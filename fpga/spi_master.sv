==> flow/design.v <==
`timescale 1ns / 1ps
module spi_master #(
    parameter CLK_DIV = 16   
)(
    input  logic        clk,
    input  logic        rst_n,
    input  logic        start,
    input  logic        tx_valid,
    input  logic [7:0]  tx_data,
    output logic        tx_ready,
    output logic        rx_valid,
    output logic [7:0]  rx_data,
    output logic        busy,
    output logic        sclk,
    output logic        mosi,
    input  logic        miso
);
    typedef enum logic [2:0] {
        IDLE,
        TX_RX,
        DONE
    } state_t;
    state_t state;
    logic [3:0] bit_cnt;
    logic [7:0] tx_shift;
    logic [7:0] rx_shift;
    logic [7:0] clk_cnt;
    logic sclk_en;
    logic sclk_reg;
    always_ff @(posedge clk or negedge rst_n) begin
        if (!rst_n) begin
            clk_cnt <= 8'd0;
            sclk_reg <= 1'b1;   
        end else begin
            if (sclk_en) begin
                if (clk_cnt == CLK_DIV - 1) begin
                    clk_cnt <= 8'd0;
                    sclk_reg <= ~sclk_reg;
                end else begin
                    clk_cnt <= clk_cnt + 1;
                end
            end else begin
                sclk_reg <= 1'b1;   
                clk_cnt <= 8'd0;
            end
        end
    end
    assign sclk = sclk_reg;
    always_ff @(posedge clk or negedge rst_n) begin
        if (!rst_n) begin
            state <= IDLE;
            bit_cnt <= 4'd0;
            tx_shift <= 8'd0;
            rx_shift <= 8'd0;
            sclk_en <= 1'b0;
            tx_ready <= 1'b0;
            rx_valid <= 1'b0;
            rx_data <= 8'd0;
        end else begin
            rx_valid <= 1'b0;
            case (state)
                IDLE: begin
                    sclk_en <= 1'b0;
                    bit_cnt <= 4'd0;
                    tx_ready <= 1'b1;
                    if (start && tx_valid) begin
                        rx_data <= 8'd0;  
                        state <= TX_RX;
                        tx_shift <= tx_data;
                        rx_shift <= 8'd0;
                        tx_ready <= 1'b0;
                        sclk_en <= 1'b1;
                    end
                end
                TX_RX: begin
                    if (sclk_reg && clk_cnt == CLK_DIV-1) begin
                        if (bit_cnt > 0) begin
                            tx_shift <= {tx_shift[6:0], 1'b0};
                        end
                    end
                    if (!sclk_reg && clk_cnt == CLK_DIV-1) begin
                        rx_shift <= {rx_shift[6:0], miso};
                        if (bit_cnt == 7) begin
                            state <= DONE;
                            sclk_en <= 1'b0;
                        end else begin
                            bit_cnt <= bit_cnt + 1;
                        end
                    end
                    if (bit_cnt == 4'd0 && state == TX_RX) begin
                    end
                end
                DONE: begin
                    rx_data <= rx_shift;
                    rx_valid <= 1'b1;
                    state <= IDLE;
                end
            endcase
        end
    end
    assign mosi = tx_shift[7];
    assign busy = (state != IDLE);
endmodule
# Step by step through the tools: spi_master

Tool output for the design above, in the order of the flow.
Line numbers count from 1 in the design file above.
Operators carry their Yosys type and port widths (W data, S select, Z words).
Library cell names are shortened.
The mark n/a stands for no value.

Top module: spi_master
Clock input: clk
Library: sky130hd
Timing corner: tt_025C_1v80

# After elaboration

Source: Yosys, flattened and elaborated, memories not mapped. Widths are those after wreduce. Registers that Yosys merges into a memory's read port (data or address) are not register bits. Print and check cells do not count. Equal cells are merged and count once.

Order comparisons: 1
Mux-type cells: 25
Add/sub/neg operators: 2
Bitwise gates (word level): 1
Equality and inequality tests: 11
Reduce/logical cells: 15

Operators by type and width:

| cell                  | number |
| $mux W8               | 7 |
| $pmux W8 S2           | 3 |
| $ne A2 B2 Y1 const B  | 6 |
| $reduce_and A3 Y1     | 3 |
| $pmux W3 S3           | 1 |
| $mux W3               | 3 |
| $reduce_and A4 Y1     | 2 |
| $add A8 B1 Y8 const B | 1 |
| $eq A8 B4 Y1 const B  | 1 |
| $pmux W4 S2           | 1 |
| $mux W4               | 2 |
| $mux W1               | 7 |
| $reduce_bool A3 Y1    | 2 |
| $reduce_bool A2 Y1    | 2 |
| $add A4 B1 Y4 const B | 1 |
| $gt A4 B1 Y1 const B  | 1 |
| $eq A4 B3 Y1 const B  | 1 |
| $logic_and A1 B1 Y1   | 3 |
| $eq A3 B1 Y1 const B  | 1 |
| $eq A3 B2 Y1 const B  | 1 |
| $logic_not A3 Y1      | 1 |
| $ne A2 B1 Y1 const B  | 1 |
| $reduce_and A2 Y1     | 1 |
| $pmux W1 S2           | 1 |
| $not A1 Y1            | 1 |
| $logic_not A1 Y1      | 1 |

Word-level cells: 65
Input bits: 13
Output and inout bits: 13
Register bits: 43

# Logic depth

Longest topological path by Yosys (ltp), each cell counted once; first at word level (registers and memories cut), then after technology mapping (sequential cells cut; the memories' decode and read muxes count).

Depth in word-level cells: 4
ABC_AREA: 1
Mapped depth: 10
Depth with buffers taken out: 10

# Mapped cells and area

Source: synth_stat.txt of the flow (Yosys; design flattened, memories mapped). It holds for the ABC_AREA given above (unset counts as 0); a run with the other value may have another netlist.

Flip-flop cells: 42
Buffer cells: 7
Standard cells after synthesis: 250
Area of sequential cells: 1,052.3 µm²
Synthesis area: 2,048.2 µm²

Cells by type:

| cell    | number | area in all (µm²) |
| dfrtp_1 | 41     | 1.03E+03 |
| nand2_1 | 86     | 322.81 |
| nand3_1 | 26     | 130.125 |
| ha_1    | 7      | 87.584 |
| inv_1   | 21     | 78.826 |
| o21ai_0 | 15     | 75.072 |
| nand4_1 | 11     | 68.816 |
| nor2_1  | 15     | 56.304 |
| dfstp_2 | 1      | 26.275 |
| nor3_1  | 4      | 20.019 |
| xor2_1  | 2      | 17.517 |
| a21oi_4 | 1      | 16.266 |
| buf_4   | 2      | 15.014 |
| nand2_2 | 2      | 12.512 |
| nand2_4 | 1      | 11.261 |
| buf_2   | 2      | 10.01 |
| nand3_2 | 1      | 10.01 |
| o21ai_2 | 1      | 8.758 |

Not listed: further types 9, cells in them 11.

# Path before layout

Path of least setup slack by OpenSTA after synthesis, without wires, with an ideal clock, recovery checks aside; 20% of the period is set as input and as output delay. Where synthesis merged equal registers, the netlist keeps one of their names.

Path type: input-to-reg
Start: input port start
End: register tx_shift[7]
Path delay: 0.814 ns
Clock period: 4.26 ns
Stages: 7
Arrival time: 1.549 ns
Launch time at the first pin: 0.852 ns
Required time: 4.143 ns
Buffers on the path: 0
External input delay: 0.852 ns
Path slack: 2.594 ns
Setup time: 0.117 ns
Period reached after synthesis: 1.666 ns

"path delay" = arrival - input delay + setup time.
"stages": output pins that drive a net of the path, with the launching flip-flop's if there is one; two outputs of one cell count as two.
"period reached after synthesis" = period - worst setup slack (recovery checks aside). The figure is calculated, with input and output delays left at 20% of the set period.
The rows between start and end are the longest chain of elaborated cells between them; the timing report does not say that the signal goes this way. Where chains are equally long, one stands for them.
A line is the first line of the expression or statement that the cell stems from. Yosys adds cells for indexed reads and writes and turns some case tables into memories.
At most two assigning lines are given for a register; there are more.

Cells stage by stage: nand2_1 > nand2_1 > inv_1 > a21oi_4 > nand2_4 > nand2_1 > nand2_1
Cells in the longest elaborated chain: 3
Elaborated cells between the ends (all ways): 5
RTL lines with such cells: 2
Classes of those cells: eq/ne (1); mux (2); reduce/logical (2)

Ends and longest elaborated chain, after synthesis:

| element             | RTL line | text |
| from (decl)         | 7        | `input  logic        start,` |
| $logic_and A1 B1 Y1 | 66       | `if (start && tx_valid) begin` |
| $mux W8             | 66       |  |
| $pmux W8 S2         | 61       | `case (state)` |
| to (assign)         | 69       | `tx_shift <= tx_data;` |
| to (assign)         | 78       | `tx_shift <= {tx_shift[6:0], 1'b0};` |
| to (decl)           | 25       | `logic [7:0] tx_shift;` |

# Worst path after layout

Path of least setup slack in the final report of flow run A (OpenROAD, finished layout, wires in). Where an end is a register, its clock arrival counts in the times.

Path type: reg-to-output
Start: register sclk_reg
End: output port sclk
Stages: 2
Arrival time: 1.37 ns
External output delay: 0.46 ns
Clock period: 2.28 ns
Path slack: 0.45 ns
Launch time at the first pin: 0.29 ns
Buffers on the path: 1
Required time: 1.82 ns

At most two assigning lines are given for a register; there are more.

Cells stage by stage: dfstp_2 > clkdlybuf4s50_1
Cells in the longest elaborated chain: 0
Elaborated cells between the ends (all ways): 0
RTL lines with such cells: 0

Ends and longest elaborated chain, after layout:

| element       | RTL line | text |
| from (decl)   | 29       | `logic sclk_reg;` |
| from (assign) | 33       | `sclk_reg <= 1'b1;` |
| from (assign) | 38       | `sclk_reg <= ~sclk_reg;` |
| to (decl)     | 14       | `output logic        sclk,` |

Appendix: measured runs

Below are 2 stored runs of the flow (Yosys, OpenROAD; platform sky130hd) on spi_master, each with its settings and what was measured, unordered. Constraints: input delay and output delay 20% of the set period each, output load 0.01 pF.
"reached clock period" is the run's clock period less its worst setup slack. It is reckoned from that one timing run; input and output delays stay at 20% of the period that was set.
By "total power of the final layout" is meant OpenSTA's value without simulated activity: inputs other than the clock are taken to toggle once in ten clock periods, and the tool carries that through the logic.
Settings: n/a = not set for that run.

| setting or result                      | flow run A | flow run B |
| period_ns                              | 2.28       | 3.37       |
| CORE_UTILIZATION                       | 53         | 54         |
| SETUP_SLACK_MARGIN                     | 0.36       | n/a        |
| PLACE_DENSITY                          | 0.59       | n/a        |
| CORE_ASPECT_RATIO                      | 1.14       | n/a        |
| CELL_PAD_IN_SITES_DETAIL_PLACEMENT     | 0          | 0          |
| TNS_END_PERCENT                        | 25         | n/a        |
| ABC_AREA                               | 1          | n/a        |
| CTS_CLUSTER_SIZE                       | 84         | n/a        |
| CTS_CLUSTER_DIAMETER                   | 311        | 267        |
| CAP_MARGIN                             | 15         | 20         |
| SLEW_MARGIN                            | 5          | 20         |
| CORE_MARGIN                            | 2          | 2          |
| PLACE_DENSITY_LB_ADDON                 | n/a        | 0.11       |
| GPL_TIMING_DRIVEN                      | n/a        | 1          |
| MAX_ROUTING_LAYER                      | n/a        | met4       |
| total power of the final layout (mW)   | 2.278      | 0.9505     |
| worst setup slack after layout (ns)    | 0.449      | 0.826      |
| standard-cell area after routing (µm²) | 2,478.6    | 2,343.5    |
| utilization in the final report (%)    | 66.0       | 69.1       |
| cell area after synthesis (µm²)        | 2,048.2    | 1,939.4    |
| total die area (µm²)                   | 4,379.1    | 4,087.0    |
| reached clock period (ns)              | 1.831      | 2.544      |
